==> flow/design.v <==
module i2c_slave(
	SCL,
	SDA,
	i_rstn,
	i_ck,
	sram_cs,
	sram_rw,
	sram_addr,
	sram_odata,
	sram_idata
);
input SCL;
inout SDA;
input i_rstn;
input i_ck;
output sram_cs;
reg sram_cs;
output sram_rw;
reg sram_rw;
output[3:0] sram_addr;
wire [3:0] sram_addr;
input [7:0] sram_odata;
output [7:0] sram_idata;
reg [7:0] sram_idata;
parameter BITS_NR = 4'h8;
parameter DEVICE_ID = 7'b0010_000;
reg [3:0] i2c_state;
parameter IDLE = 4'h0;
parameter START = 4'h1;
parameter DEVICE_ADDR = 4'h2;
parameter ACK_ADDRESS = 4'h3;
parameter REG_ADDR    = 4'h4;
parameter ACK_REGADDR = 4'h5;
parameter REG_DATA    = 4'h6;
parameter REG_WR_DATA   = 4'h7;
parameter REG_RD_DATA    = 4'h8;
parameter ACK_REG_WRITE = 4'h9;
parameter MASTER_ACK = 4'ha;
parameter RESET_IDLE = 4'hf;
reg [1:0] sda_state;
parameter RECVING   = 2'h0;
parameter SENDING   = 2'h1;
parameter SENDDATA  = 2'h2;
parameter SENDWAIT  = 2'h3;
parameter NACK = 1'b1;
parameter ACK  = 1'b0;
reg [7:0] scl_reg;
reg [7:0] sda_reg;
reg i2c_start;
reg i2c_stop;
reg indat_done;
reg [3:0] bits_cnt;
reg [7:0] in_data;
reg device_addr_match;
reg device_write;
reg device_read;
reg sda_out_en;
reg sda_out;
reg send_done;
reg sram_cs_doing;
reg [2:0] out_bit;
reg [7:0]reg_address; 
assign sram_addr = reg_address[3:0];
assign SDA = (sda_out_en)?((sda_out)?1'bz:0):1'bz;
always @(posedge i_ck or negedge i_rstn) begin
	if (!i_rstn) begin
		scl_reg <= 8'b00000000;
		sda_reg <= 8'b00000000;
	end else begin
		scl_reg <= {scl_reg[6:0], SCL};
		sda_reg <= {sda_reg[6:0], SDA};
	end
end
always @(posedge i_ck or negedge i_rstn) begin
	if (!i_rstn) begin
		i2c_start <= 1'b0;
	end else begin
		if (sda_reg == 8'b11110000 && scl_reg == 8'b11111111) begin
			i2c_start <= 1'b1;
		end else begin
			i2c_start <= 1'b0;
		end
	end
end
always @(posedge i_ck or negedge i_rstn) begin
	if (!i_rstn) begin
		i2c_stop <= 1'b0;
	end else begin
		if (sda_reg == 8'b00001111 && scl_reg == 8'b11111111) begin
			i2c_stop <= 1'b1;
		end
		else begin
			i2c_stop <= 1'b0;
		end
	end
end
always @(posedge i_ck or negedge i_rstn) begin
	if (!i_rstn) begin
		i2c_state <= IDLE;
	end else begin			
		case (i2c_state)
		IDLE:
		begin
			if (i2c_start)
				i2c_state <= START;
			else
				i2c_state <= IDLE;
		end
		START:
		begin
			i2c_state <= DEVICE_ADDR;
		end
		DEVICE_ADDR:
		begin
			if (indat_done)
					i2c_state <= ACK_ADDRESS;
			else
				i2c_state <= DEVICE_ADDR;
		end
		ACK_ADDRESS:
		begin
			if (send_done) begin
				if (device_addr_match)
					i2c_state <= REG_ADDR;
				else  
					i2c_state <= IDLE;
			end else
				i2c_state <= ACK_ADDRESS;
		end
		REG_ADDR:
		begin
			if (indat_done)
				i2c_state <= ACK_REGADDR;
			else
				i2c_state <= REG_ADDR;
		end
		ACK_REGADDR:
		begin
			if (send_done) begin
				if (device_write)
					i2c_state <= REG_WR_DATA;
				else if (device_read)
					i2c_state <= REG_RD_DATA;
				else
					i2c_state <= IDLE;
			end else
				i2c_state <= ACK_REGADDR;			
		end
		REG_WR_DATA:
		begin
			if (indat_done)
				i2c_state <= ACK_REG_WRITE;
			else
				i2c_state <= REG_WR_DATA;
			if (i2c_start || i2c_stop)
				i2c_state <= IDLE;				
		end
		REG_RD_DATA:
		begin
			if (send_done) begin
				i2c_state <= MASTER_ACK;
			end else begin
				i2c_state <= REG_RD_DATA;
			end			
		end
		ACK_REG_WRITE:
		begin
			if (send_done) 
				i2c_state <= REG_WR_DATA;
			else
				i2c_state <= ACK_REG_WRITE;
			if (i2c_start || i2c_stop)
				i2c_state <= IDLE;
		end
		MASTER_ACK:
		begin
			if (indat_done) begin
				if (!in_data[0]) 
					i2c_state <= REG_RD_DATA;
				else
					i2c_state <= IDLE;
			end
		end
		default: i2c_state <= IDLE;
		endcase		
	end
end
always @(posedge i_ck or negedge i_rstn) begin
	if (!i_rstn) begin
		indat_done <= 1'b0;
		bits_cnt    <= 4'b0000;
		in_data    <= 8'h0;
	end else begin
		if (scl_reg == 8'b01111111) begin
			if (i2c_state == DEVICE_ADDR || i2c_state == REG_ADDR || i2c_state == REG_WR_DATA) begin			
				in_data <= {in_data[6:0], SDA};
				bits_cnt = bits_cnt + 1'b1;
				if (bits_cnt == 4'h8) begin
					indat_done <= 1'b1;
					bits_cnt <= 4'h0;
				end else
					indat_done <= 1'b0;
			end else if (i2c_state == MASTER_ACK) begin
				in_data[0] <= SDA;
				indat_done <= 1'b1;
				bits_cnt <= 4'h0;
			end
		end
		if (i2c_state == IDLE || i2c_state == START || i2c_state == REG_RD_DATA 
				|| i2c_state == ACK_ADDRESS || i2c_state == ACK_REGADDR || i2c_state == ACK_REG_WRITE) begin 
			bits_cnt <= 4'h0;
			indat_done <= 1'b0;		
		end
	end
end
always @(posedge i_ck or negedge i_rstn) begin
	if (!i_rstn) begin
		reg_address <= 8'h0;
	end else begin
		if (i2c_state == REG_WR_DATA && indat_done) begin
			sram_idata <= in_data;
		end else if (i2c_state == REG_ADDR && indat_done)
			reg_address <= in_data;
		else if (i2c_state == ACK_REG_WRITE && send_done)
			reg_address <= reg_address + 1'h1;
	end
end
always @(posedge i_ck or negedge i_rstn) begin
	if (!i_rstn) begin
		sram_cs <= 1'b1;
		sram_rw <= 1'b1;
		sram_cs_doing <= 1'b0;
	end else begin
		if((i2c_state == ACK_REG_WRITE)) begin
			if (!sram_cs_doing) begin
				sram_cs <= 1'b0; 
				sram_rw <= 1'b0;  
				sram_cs_doing <= 1'b1;
			end else begin
				sram_cs <= 1'b1;
				sram_rw <= 1'b1;
			end
		end else if((i2c_state == REG_RD_DATA)) begin
			if (!sram_cs_doing) begin
				sram_cs <= 1'b0; 
				sram_rw <= 1'b1;  
				sram_cs_doing <= 1'b1;
			end else begin
				sram_cs <= 1'b1;
				sram_rw <= 1'b1;
			end
		end else begin
			sram_cs <= 1'b1; 
			sram_rw <= 1'b1;  
			sram_cs_doing <= 1'b0;
		end
	end
end
always @(posedge i_ck or negedge i_rstn) begin
	if (!i_rstn) begin
		device_addr_match <= 1'b0;
		device_write <= 1'b0;
		device_read  <= 1'b0;
	end
	else begin
		if (i2c_state == DEVICE_ADDR && indat_done) begin
			if (in_data[7:1] == DEVICE_ID) begin
				device_addr_match <= 1'b1;
				device_write <= ~in_data[0];
				device_read  <= in_data[0];				
			end
		end else if (i2c_state == IDLE || i2c_state == START) begin
				device_addr_match <= 1'b0;
				device_write <= 1'b0;
				device_read  <= 1'b0;			
		end
	end
end
always @(posedge i_ck or negedge i_rstn) begin
	if (!i_rstn) begin
		sda_out_en <= 1'b0;
		sda_out <= 1'b0;
		out_bit <= 3'h7;
		send_done <= 1'b0;
		sda_state <= RECVING;
	end else begin
		case (sda_state)
		RECVING:
		begin
			if (!send_done &&(i2c_state == ACK_ADDRESS || i2c_state == ACK_REGADDR 
					|| i2c_state == ACK_REG_WRITE || i2c_state == REG_RD_DATA)) begin
				sda_state <= SENDING;
			end else
				sda_state <= RECVING;
			send_done <= 1'b0;
		end
		SENDING:
		begin
			if (i2c_state == ACK_ADDRESS && scl_reg == 8'b11111110) begin
				if(device_addr_match) begin
					sda_out <= ACK;
				end else begin
					sda_out <= NACK;
				end
				sda_out_en <= 1'b1;
				sda_state <= SENDWAIT;
			end else if (i2c_state == REG_RD_DATA && scl_reg == 8'b11111110) begin
				sda_out <= sram_odata[out_bit];
				out_bit <= out_bit - 1'h1;
				sda_out_en <= 1'b1;			
				sda_state<=SENDDATA;
			end else if (scl_reg == 8'b11111110) begin
				sda_out <= ACK;
				sda_out_en <= 1'b1;
				sda_state <= SENDWAIT;
			end else
				sda_state<=SENDING;
			send_done <= 1'b0;
		end
		SENDWAIT:
		begin
			if (scl_reg == 8'b11111110) begin
				sda_out_en <= 1'b0;
				send_done <= 1'b1;
				sda_state<= RECVING;
			end else begin
				sda_out_en <= 1'b1;
				sda_state <= SENDWAIT;
				send_done <= 1'b0;
			end
		end
		SENDDATA:
		begin
			sda_out_en <= 1'b1;
			send_done <= 1'b0;
			if (scl_reg == 8'b11111110) begin
				sda_out <= sram_odata[out_bit];
				if (out_bit == 3'h0) begin
					sda_state <= SENDWAIT; 
				end else begin
					out_bit <= out_bit - 1'h1;	
					sda_state<=SENDDATA;	
				end
			end else
				sda_state<=SENDDATA;
		end
		default: sda_state <= RECVING;
		endcase
	end
end
endmodule
Step by step through the tools: i2c_slave. The steps from the RTL of i2c_slave to its reports follow in flow order. Line numbers count from 1 in the design file above. Cell names lack the library's common part. The mark - stands for no value.

Top module: i2c_slave. Clock port: i_ck. Cell library: sky130hd. Timing corner: tt_025C_1v80.

Elaborated design. Counts by Yosys on the flattened word-level netlist (proc, flatten, opt, wreduce; memories kept). Register bits leave out memories and registers merged into their read ports (data or address). Print and check cells are left out.

The figure for equality and inequality tests is 26. Under multiplexer cells stands 73. For bitwise logic cells the number is 2. Reductions and logical operators: 41. The figure for shifts and indexed selects is 1. The figure for add/sub/neg operators is 3.

Operator list (number): 4-bit 2-to-1 mux (14); 4-bit parallel mux with 10-bit select (1); 1-bit 2-to-1 mux (40); 8-bit == test (second input constant) (3); 3-bit 2-to-1 mux (6); 4-bit == test (second input constant) (4); 8-bit 2-to-1 mux (2); 2-bit AND reduction (7); 4-bit by 3-bit == test with 1-bit output (second input constant) (3); 1-bit logical OR (11); 2-bit != test (second input constant) (5); 2-bit nonzero test (5); 2-bit 2-to-1 mux (5); 1-bit logical AND (9); 4-bit by 2-bit == test with 1-bit output (second input constant) (2); 8-bit by 1-bit adder with 8-bit output (second input constant) (1); 8-bit by 3-bit variable part select with 1-bit output (1); 8-bit by 4-bit == test with 1-bit output (second input constant) (1); 8-bit by 7-bit == test with 1-bit output (second input constant) (1); 2-bit parallel mux with 4-bit select (1); 7-bit by 5-bit == test with 1-bit output (second input constant) (1); 3-bit nonzero test (2); 3-bit parallel mux with 2-bit select (1); 5-bit AND reduction (1); 2-bit == test (second input constant) (2); 4-bit by 1-bit adder with 4-bit output (second input constant) (1); 4-bit by 1-bit == test with 1-bit output (second input constant) (1); 4-bit != test (second input constant) (1).

Other operator kinds: 12; their cells: 14.

The entry for cells after elaboration reads 168. Under register bits after elaboration stands 65. Under output and inout port bits stands 15. For input bits the number is 11.

Logic depth. Depth = most cells in a row (Yosys ltp): at word level without a register or memory, in the mapped netlist without a sequential cell, where the memories' decode and read muxes count.

The figure for word-level depth is 8. For ABC_AREA the number is 0. Depth in mapped cells: 5. The entry for depth with buffers taken out reads 5.

Netlist. Yosys stat after the flow's synthesis: flattened, memories mapped to cells. It holds for the ABC_AREA given above (unset counts as 0); a run with the other value may have another netlist. The area totals of this step are shown rounded.

The figure for sequential area is 960 sq um. The figure for standard cells after synthesis is 162. The figure for cell area after synthesis is 1770 sq um. Under flip-flop cells stands 38.

Cell types: dfrtp_1 (number 31, total area 775.744 sq um); dfstp_2 (number 7, total area 183.926 sq um); buf_4 (number 9, total area 67.565 sq um); nor4_4 (number 3, total area 63.811 sq um); inv_1 (number 15, total area 56.304 sq um); ha_1 (number 4, total area 50.048 sq um); o21ai_0 (number 10, total area 50.048 sq um); nand2_1 (number 13, total area 48.797 sq um); a21oi_1 (number 8, total area 40.038 sq um); nor2_1 (number 8, total area 30.029 sq um); nand3_1 (number 5, total area 25.024 sq um); o31ai_1 (number 3, total area 22.522 sq um); or4_4 (number 2, total area 22.522 sq um); nand4_4 (number 1, total area 21.27 sq um); nand2b_1 (number 3, total area 18.768 sq um); o22ai_1 (number 3, total area 18.768 sq um); and3b_1 (number 2, total area 17.517 sq um); xnor2_1 (number 2, total area 17.517 sq um).

Not listed: further types 25, cells in them 33.

Timing after synthesis. Path of least setup slack by OpenSTA after synthesis, without wires, with an ideal clock, recovery checks aside; 20% of the period is set as input and as output delay. Where synthesis merged equal registers, the netlist keeps one of their names.

Kind: register to register. Start point: register i2c_state. End point: register bits_cnt[3]. Required time: 1.415 ns. The figure for launch time at the first pin is 0.000 ns. The entry for clock period reads 1.51 ns. The figure for delay of the path is 1.452 ns. Library setup time: 0.095 ns. Path slack: 0.058 ns. The entry for stages reads 5. Arrival: 1.357 ns. Under period reached after synthesis stands 1.452 ns.

"delay of the path" = arrival - input delay + setup time. "stages" counts driving pins, that of a launching flip-flop among them; a cell with two outputs on the path counts twice. "period reached after synthesis" is the clock period less the worst setup slack; recovery checks do not enter. This is arithmetic on one report: input and output delays are still those of the set period (20% each). Where an end lacks its bit number, it is one bit of the signal, or one of the new flip-flops if synthesis recoded a state register. The rows between start and end are the longest chain of elaborated cells between them; the timing report does not say that the signal goes this way. Where chains are equally long, one stands for them. Each line given opens the expression or statement behind the cell; cells for indexed reads and writes are added by Yosys, which also makes memories of some case tables. A register here has more assigning lines than the two given.

Cell sequence: dfrtp_1 > or4_4 > nor4_4 > o2111ai_1 > o31ai_1. Cells in the longest elaborated chain: 8. The entry for elaborated cells on any way between the ends reads 24. Those cells by class: 9 x eq/ne; 4 x mux; 11 x reduce/logical.

Ends and longest elaborated chain, post-synthesis: from (decl) (line 27) `reg [3:0] i2c_state;`; from (assign) (line 99) `i2c_state <= IDLE;`; from (assign) (line 105) `i2c_state <= START;`; 4-bit zero test (line 209) `if (i2c_state == IDLE || i2c_state == START || i2c_state == REG_RD_DATA`; 1-bit logical OR x5 (line 209); 3-bit nonzero test; 2-bit AND reduction; to (assign) (line 197) `bits_cnt = bits_cnt + 1'b1;`; to (assign) (line 211) `bits_cnt <= 4'h0;`; to (decl) (line 52) `reg [3:0] bits_cnt;`.

Timing after layout. From the final timing report of entry A: the path of least setup slack in the routed layout; clock arrival at registers is part of the times.

Kind: register to register. Start point: register i2c_state. End point: register bits_cnt[3]. The figure for launch time at the first pin is 0.29 ns. The entry for clock period reads 1.51 ns. Arrival: 1.76 ns. The entry for stages reads 5. Path slack: -0.04 ns. Library setup time: 0.09 ns. Required time: 1.71 ns.

Where an end lacks its bit number, it is one bit of the signal, or one of the new flip-flops if synthesis recoded a state register. A register here has more assigning lines than the two given.

Cell sequence: dfrtp_1 > or4_4 > nor4_4 > o2111ai_1 > o31ai_1.

Ends and longest elaborated chain, after layout: from (decl) (line 27) `reg [3:0] i2c_state;`; from (assign) (line 99) `i2c_state <= IDLE;`; from (assign) (line 105) `i2c_state <= START;`; to (assign) (line 191) `bits_cnt <= 4'b0000;`; to (assign) (line 197) `bits_cnt = bits_cnt + 1'b1;`; to (decl) (line 52) `reg [3:0] bits_cnt;`.

Chain of elaborated cells between the ends: none given.

--- measured runs ---
Record of 2 stored runs of the RTL-to-layout flow on i2c_slave, platform sky130hd. The runs are unordered. Constraints: input delay and output delay 20% of the set period each, output load 0.01 pF. "reached clock period" is the run's clock period less its worst setup slack. It is reckoned from that one timing run; input and output delays stay at 20% of the period that was set. "time used up by the worst setup path" is the time allowed to the run's worst setup path (the clock period less input and output delay, where it has them) less its slack. Clock arrival times count: a late capture clock shortens it, a late launch clock lengthens it. "total power of the final layout": no workload was simulated; the value follows from the tool's default switching activity. Measured values are rounded.

Entry A has these settings: period_ns 1.51; SETUP_SLACK_MARGIN 0.27; CAP_MARGIN 20; CORE_MARGIN 2; CORE_UTILIZATION 40; SLEW_MARGIN 20. The cell area after synthesis stands at 1770 sq um. For the overall die area the run shows 4960 sq um. The standard-cell area after layout is 2400 sq um. The measured utilization in the final report is 55.9 %. For the smallest setup slack the run shows -0.041 ns. The total negative slack on setup checks reads -0.056 ns. The worst hold slack after layout comes to 0.425 ns. The total power of the final layout stands at 1850 µW. The measured reached clock period is 1.551 ns. The time used up by the worst setup path comes to 1.55 ns. Worst setup path type: register to register.

Entry B has these settings: period_ns 1.36; CORE_UTILIZATION 50; SETUP_SLACK_MARGIN 0.09; PLACE_DENSITY 0.45; CELL_PAD_IN_SITES_GLOBAL_PLACEMENT 1; CELL_PAD_IN_SITES_DETAIL_PLACEMENT 2; GPL_TIMING_DRIVEN 1; GPL_ROUTABILITY_DRIVEN 0; CAP_MARGIN 20; CORE_MARGIN 2; SLEW_MARGIN 20. Outcome: no final report: placement broke off with DPL-0033.
--- end ---
