==> flow/design.v <==
module dram(
	i_rstn,
	i_ck,
	i_rw,
	i_csn,
	i_address,
	i_data,
	o_data
);
input i_rstn;
input i_ck;
input i_rw;  
input i_csn;  
input [3:0] i_address;
input [7:0] i_data;
output [7:0] o_data;
reg [7:0] o_data;
reg [7:0] DATA[3:0];  
always @(negedge i_rstn or negedge i_ck) begin
	if (!i_rstn) begin
		DATA[0] <= 8'h0;
		DATA[1] <= 8'h0;
		DATA[2] <= 8'h0;
		DATA[3] <= 8'h0;
		DATA[4] <= 8'h0;
		DATA[5] <= 8'h0;
		DATA[6] <= 8'h0;
		DATA[7] <= 8'h0;
		DATA[8] <= 8'h0;
		DATA[9] <= 8'h0;
		DATA[10] <= 8'h0;
		DATA[11] <= 8'h0;
		DATA[12] <= 8'h0;
		DATA[13] <= 8'h0;
		DATA[14] <= 8'h0;
		DATA[15] <= 8'h0;
	end else begin
		if (!i_csn) begin
			if (!i_rw)
				DATA[i_address] <= i_data;
			else
				o_data <= DATA[i_address];
		end
	end
end
endmodule
# --- Reports on dram ---
# What the tools print for dram, step after step.
# Line numbers count from 1 in the design file above.
# Cell names lack the library's common part.
inputs:
  top_module: "dram"
  clock: "i_ck"
  lib: "sky130hd"
  corner: "tt_025C_1v80"

# --- After elaboration ---
# Counts by Yosys on the flattened word-level netlist (proc, flatten, opt, wreduce). Print and check cells are left out. Cells with the same type and inputs are merged into one.
op_classes:
  n_eq: 3
  muxes: 1
  logic: 2
  reduce_and_logical: 6
op_table:
  columns: ["operator", "count"]
  rows:
  - ["8-bit case mux with 4-bit select", 1]
  - ["3-bit AND reduction", 5]
  - ["2-bit equality test (second input constant)", 2]
  - ["1-bit inverter", 2]
  - ["2-bit by 1-bit equality test with 1-bit output (second input constant)", 1]
  - ["2-bit logical NOT", 1]
bits:
  regBits: 40
  in_bits: 16
  out_inout_bits: 8
  wordCells: 17

# --- Longest topological paths ---
# Depth = most cells in a row (Yosys ltp): at word level without a register or memory, in the mapped netlist without a sequential cell, where the memories' decode and read muxes count.
logic_depth:
  word_depth: 2
  ABC_AREA: 0
  depth_mapped: 3
  mapped_depth_nobuf: 2

# --- After synthesis ---
# The flow's flattened synthesis, as Yosys stat reports it; memories are mapped. The netlist is that of the ABC_AREA named above (0 if unset); the other value can give another one.
# Totals and module areas in this step are rounded.
synth_totals:
  mapped_cells: 90
  area_um2: 1729
  sequential_area_um2: 1041
  flip_flops: 40
  buf_cells: 3
by_type:
  columns: ["cell_type", "count"]
  rows:
  - ["dfrtn_1", 32]
  - ["mux2_2", 32]
  - ["edfxtp_1", 8]
  - ["mux4_1", 8]
  - ["nor4b_4", 2]
  - ["buf_6", 2]
  - ["nor4_4", 1]
  - ["nor4bb_1", 1]
  - ["buf_2", 1]
  - ["inv_1", 1]
  - ["nand2_1", 1]
  - ["nor2_1", 1]

Subject: flow runs of dram

Hi,

2 stored runs of dram in the flow (synthesis by Yosys, layout by OpenROAD, sky130hd cells), in arbitrary order. Constraints: input delay and output delay 20% of the set period each, output load 0.01 pF.
"power_total_uw" is the tool's figure for a default switching activity; nothing was simulated.
Values from the reports are rounded here.

--- run 1 ---
==> flow/run.sh <==
#!/bin/bash
# the make line also repeats the synthesis and layout settings of config.mk as NAME=value (left out here)
make -C /OpenROAD-flow-scripts/flow DESIGN_CONFIG=/design/flow/config.mk WORK_HOME=/design/flow/orfs CLKGATE_MAP_FILE= finish
==> flow/config.mk <==
export PLATFORM = sky130hd
export DESIGN_NAME = dram
export DESIGN_NICKNAME = dram
export VERILOG_FILES = /design/flow/design.v
export SDC_FILE = /design/flow/constraint.sdc
export NUM_CORES = 4
export LEC_CHECK = 0
export CAP_MARGIN = 20
export CELL_PAD_IN_SITES_DETAIL_PLACEMENT = 1
export CELL_PAD_IN_SITES_GLOBAL_PLACEMENT = 1
export CORE_MARGIN = 2
export CORE_UTILIZATION = 20
export CTS_CLUSTER_DIAMETER = 130
export HOLD_SLACK_MARGIN = 0.06
export MAX_ROUTING_LAYER = met5
export PLACE_DENSITY_LB_ADDON = 0.18
export SETUP_SLACK_MARGIN = 0.24
export SLEW_MARGIN = 15
==> flow/constraint.sdc <==
create_clock -name core_clock -period 2.55 [get_ports {i_ck}]
set_input_delay 0.5100 -clock core_clock [delete_from_list [all_inputs] [get_ports {i_ck}]]
set_output_delay 0.5100 -clock core_clock [all_outputs]
set_load 0.01 [all_outputs]

==> results, as YAML <==
results:
  ys_area_um2: 1729
  die_um2: 9405
  post_route_stdcell_area_um2: 2574
  finalUtil_pct: 31.0
  worstSetupSlack_ns: -0.152
  setupTns_ns: -5.053
  hold_worst_slack_ns: 0.457
  power_total_uw: 1792

--- run 2 ---
==> flow/run.sh <==
#!/bin/bash
# the make line also repeats the synthesis and layout settings of config.mk as NAME=value (left out here)
make -C /OpenROAD-flow-scripts/flow DESIGN_CONFIG=/design/flow/config.mk WORK_HOME=/design/flow/orfs CLKGATE_MAP_FILE= finish
==> flow/config.mk <==
export PLATFORM = sky130hd
export DESIGN_NAME = dram
export DESIGN_NICKNAME = dram
export VERILOG_FILES = /design/flow/design.v
export SDC_FILE = /design/flow/constraint.sdc
export NUM_CORES = 4
export LEC_CHECK = 0
export CAP_MARGIN = 20
export CORE_MARGIN = 2
export CORE_UTILIZATION = 40
export SLEW_MARGIN = 20
==> flow/constraint.sdc <==
create_clock -name core_clock -period 3.45 [get_ports {i_ck}]
set_input_delay 0.6900 -clock core_clock [delete_from_list [all_inputs] [get_ports {i_ck}]]
set_output_delay 0.6900 -clock core_clock [all_outputs]
set_load 0.01 [all_outputs]

==> results, as YAML <==
results:
  ys_area_um2: 1729
  die_um2: 4865
  post_route_stdcell_area_um2: 2305
  finalUtil_pct: 56.4
  worstSetupSlack_ns: 0.022
  setupTns_ns: 0.000
  hold_worst_slack_ns: 0.448
  power_total_uw: 1241

Regards
